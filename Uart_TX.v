==> flow/design.v <==
module Uart_TX(
    input clk_3125,
    input parity_type,tx_start,
    input [0:7] data,
    output reg tx, tx_done
);
reg [3:0] state;
reg [4:0] counter = 27;
initial begin
    tx = 1;
    tx_done = 0;
end
parameter START = 4'b0000, BIT0 = 4'b0001, BIT1 = 4'b0010, BIT2 = 4'b0011, BIT3 = 4'b0100, BIT4 = 4'b0101, BIT5 = 4'b0110, BIT6 = 4'b0111, BIT7 = 4'b1000, PARITY = 4'b1001, STOP = 4'b1010; 
always @(posedge clk_3125) begin
    if (counter == 27) begin
        case (state)
            START: {tx, state} <= {data[7], BIT0};
            BIT0: {tx, state} <= {data[6], BIT1};
            BIT1: {tx, state} <= {data[5], BIT2};
            BIT2: {tx, state} <= {data[4], BIT3};
            BIT3: {tx, state} <= {data[3], BIT4};
            BIT4: {tx, state} <= {data[2], BIT5};
            BIT5: {tx, state} <= {data[1], BIT6};
            BIT6: {tx, state} <= {data[0], BIT7};
            BIT7: {tx, state} <= {^data, PARITY};
            PARITY: {tx, state} <= {1'b1, STOP};
            STOP: {tx, tx_done, state} <= {1'b1, 1'b0, 4'bzzzz};
            default;
        endcase
        counter = 0;
    end
    if (tx_start == 1) {state, tx, tx_done, counter} = {START, 7'b0000000};
    if (tx == 1'b1 && state === 4'bzzzz && counter == 2) {tx, counter} = 6'b000000;
    if (counter == 26 && state == STOP) tx_done = 1'b1;
    counter <= counter + 1;
end
endmodule
### From RTL to reports: Uart_TX

What the tools print for Uart_TX, step after step.
Line numbers count from 1 in the design file above.
Operators carry their Yosys type and port widths (W data, S select, Z words).
Cell names lack the library's common part.
The mark -- stands for no value.

| design | value |
|---|---|
| top | Uart_TX |
| clock port | clk_3125 |
| library | sky130hd |
| library corner | tt_025C_1v80 |

### After elaboration

Yosys after proc, flatten, opt, wreduce and memory -nomap, before mapping. Enables and synchronous resets that opt folds into registers are not counted as muxes. Memory bits, and registers merged into a memory's read port (data or address), are not among the register bits. Print and check cells are not counted. Equal cells are merged and count once.

| operators by class | value |
|---|---|
| equality and inequality tests | 5 |
| muxes and demuxes | 5 |
| add/subtract/negate cells | 1 |
| reductions and logical operators | 3 |

Operators by type and width:

| operator | number |
|---|---|
| $mux W5 | 3 |
| $eq A5 B5 Y1 const B | 2 |
| $add A5 B1 Y5 const B | 1 |
| $eq A5 B2 Y1 const B | 1 |
| $eq A4 B4 Y1 const B | 1 |
| $eqx A4 B4 Y1 const B | 1 |
| $mux W4 | 1 |
| $logic_and A1 B1 Y1 | 3 |
| $mux W1 | 1 |

| storage and ports | value |
|---|---|
| elaborated cells | 18 |
| bits in registers | 11 |
| output and inout port bits | 2 |
| input port bits | 11 |

### Logic depth

Depth = most cells in a row (Yosys ltp): at word level without a register or memory, in the mapped netlist without a sequential cell, where the memories' decode and read muxes count.

| depth | value |
|---|---|
| depth after elaboration | 8 |
| ABC_AREA | 0 |
| gate-level depth with buffers | 7 |
| depth with buffers taken out | 7 |

### Mapped cells and area

The flow's flattened synthesis, as Yosys stat reports it; memories are mapped. The netlist is that of the ABC_AREA named above (0 if unset); the other value can give another one.
Totals and module areas in this step are rounded.

Cells by type:

| cell type | number |
|---|---|
| dfxtp_1 | 11 |
| nor2b_1 | 5 |
| ha_1 | 2 |
| inv_1 | 6 |
| nand3_1 | 4 |
| o32ai_2 | 1 |
| nand4_1 | 2 |
| a311o_2 | 1 |
| a21oi_1 | 2 |
| a311o_1 | 1 |
| a311oi_1 | 1 |
| nand4b_1 | 1 |
| nor2b_2 | 1 |
| xnor2_1 | 1 |
| xor2_1 | 1 |
| nand2_1 | 2 |
| or2b_1 | 1 |
| and2_1 | 1 |

Not listed: further types 3, cells in them 3.

| synthesis totals | value |
|---|---|
| cell area after synthesis | 460 um^2 |
| mapped flip-flops | 11 |
| mapped cells | 47 |
| area of sequential cells | 220 um^2 |
| buffers | 1 |

### Path before layout

OpenSTA on the mapped netlist: ideal clock, no wires. The path of least setup slack (recovery checks aside). Input and output delay are each 20% of the period. Register names are those of the netlist, which keeps one name where synthesis merged equal registers.

| timing post-synthesis | value |
|---|---|
| path kind | reg2reg |
| start | register counter[2] |
| end | register counter[4] |
| stages | 8 |
| path delay | 1,572 ps |
| period | 1,620 ps |
| buffers on the path | 0 |
| arrival | 1,439 ps |
| path slack | 48 ps |
| synthesis period reached | 1,572 ps |

"path delay" = arrival - input delay + setup time.
"stages" counts driving pins, that of a launching flip-flop among them; a cell with two outputs on the path counts twice.
"synthesis period reached" is the clock period less the worst setup slack; recovery checks do not enter. This is arithmetic on one report: input and output delays are still those of the set period (20% each).
Between the ends stands the longest chain of elaborated cells between them, by number of cells; it is not shown to be the way that was timed. Of several equally long chains one is given.
Each line given opens the expression or statement behind the cell; cells for indexed reads and writes are added by Yosys, which also makes memories of some case tables.

| on the way, post-synthesis | value |
|---|---|
| cell sequence | dfxtp_1 -> nor2b_2 -> a311o_2 -> a21oi_1 -> ha_1 -> nand3_1 -> nand3_1 -> a21oi_1 |
| cells in the longest elaborated chain | 7 |
| elaborated cells on any way between the ends | 7 |
| source lines of those cells | 4 |

RTL lines, path post-synthesis:

| what | line | text |
|---|---|---|
| start: declaration | 8 | `reg [4:0] counter = 27;` |
| start: assignment | 30 | `counter = 0;` |
| start: assignment | 35 | `counter <= counter + 1;` |
| $eq A5 B5 Y1 | 15 | `if (counter == 27) begin` |
| $mux W5 | 15 |  |
| $mux W5 | 32 | `if (tx_start == 1) {state, tx, tx_done, counter} = {START, 7'b0000000};` |
| $eq A5 B2 Y1 | 33 | `if (tx == 1'b1 && state === 4'bzzzz && counter == 2) {tx, counter} = 6'b000000;` |
| $logic_and A1 B1 Y1 | 33 |  |
| $mux W5 | 33 |  |
| $add A5 B1 Y5 | 35 |  |
| end: assignment | 30 |  |
| end: assignment | 35 |  |
| end: declaration | 8 |  |

### Worst path after layout

From the final timing report of run 1: the path of least setup slack in the routed layout; clock arrival at registers is part of the times.
The path's times are printed in steps of 10 ps; the period is the one set.

| timing post-layout | value |
|---|---|
| path kind | reg2reg |
| start | register counter[4] |
| end | register tx_done |
| path slack | 230 ps |
| stages | 7 |
| period | 1,700 ps |
| buffers on the path | 0 |
| arrival | 1,650 ps |

Between the ends stands the longest chain of elaborated cells between them, by number of cells; it is not shown to be the way that was timed. Of several equally long chains one is given.

| on the way, post-layout | value |
|---|---|
| cell sequence | dfxtp_2 -> nor2b_4 -> a311o_2 -> a21oi_4 -> ha_2 -> nand4_1 -> o32ai_2 |
| cells in the longest elaborated chain | 8 |
| elaborated cells on any way between the ends | 8 |
| source lines of those cells | 4 |

RTL lines, path post-layout:

| what | line | text |
|---|---|---|
| start: declaration | 8 | `reg [4:0] counter = 27;` |
| start: assignment | 30 | `counter = 0;` |
| start: assignment | 35 | `counter <= counter + 1;` |
| $eq A5 B5 Y1 | 15 | `if (counter == 27) begin` |
| $mux W5 | 15 |  |
| $mux W5 | 32 | `if (tx_start == 1) {state, tx, tx_done, counter} = {START, 7'b0000000};` |
| $eq A5 B2 Y1 | 33 | `if (tx == 1'b1 && state === 4'bzzzz && counter == 2) {tx, counter} = 6'b000000;` |
| $logic_and A1 B1 Y1 | 33 |  |
| $mux W5 | 33 |  |
| $eq A5 B5 Y1 | 34 | `if (counter == 26 && state == STOP) tx_done = 1'b1;` |
| $logic_and A1 B1 Y1 | 34 |  |
| end: assignment | 34 |  |
| end: declaration | 5 | `output reg tx, tx_done` |

Add stored flow runs of Uart_TX

Uart_TX through Yosys and OpenROAD on sky130hd: 2 stored runs, unordered, with their settings and measured results. The constraints put input and output delay at 20% of the set period each and load the outputs with 0.01 pF.
"clock period reached" = clock period - worst setup slack. The figure is calculated, with input and output delays left at 20% of the set period.
"time used up by the worst setup path" is the time allowed to the run's worst setup path (the clock period less input and output delay, where it has them) less its slack. Clock arrival times count: a late capture clock shortens it, a late launch clock lengthens it.
By "total power of the final layout" is meant OpenSTA's value without simulated activity: inputs other than the clock are taken to toggle once in ten clock periods, and the tool carries that through the logic.
"time used up by the worst setup path" is given in steps of 10 ps.
Results are given in rounded form.
A setting shown as n/a is not set for that run.
Among the results, n/a means that no value is shown for the run.

| stored run | period_ns | SETUP_SLACK_MARGIN | CAP_MARGIN | CORE_MARGIN | CORE_UTILIZATION | SLEW_MARGIN | PLACE_DENSITY | CORE_ASPECT_RATIO | GPL_ROUTABILITY_DRIVEN | MIN_ROUTING_LAYER | total power of the final layout (uW) | time used up by the worst setup path (ps) | worst setup path kind | clock period reached (ps) | utilization of the finished layout | full die area (um^2) | lowest setup slack (ps) | Yosys chip area after synthesis (um^2) | worst-case hold slack (ps) |
|---|---|---|---|---|---|---|---|---|---|---|---|---|---|---|---|---|---|---|---|
| run 1 | 1.7 | 0.28 | 20 | 2 | 40 | 20 | n/a | n/a | n/a | n/a | 530 | 1,470 | reg2reg | 1,472 | 0.62 | 1,400 | 230 | 460 | 470 |
| run 2 | 2.58 | -0.07 | 20 | 5 | 64 | 20 | 0.63 | 1.89 | 0 | met2 | n/a | n/a | n/a | n/a | n/a | n/a | n/a | n/a | n/a |

Run 2: no results, floorplanning failed with PDN-0185
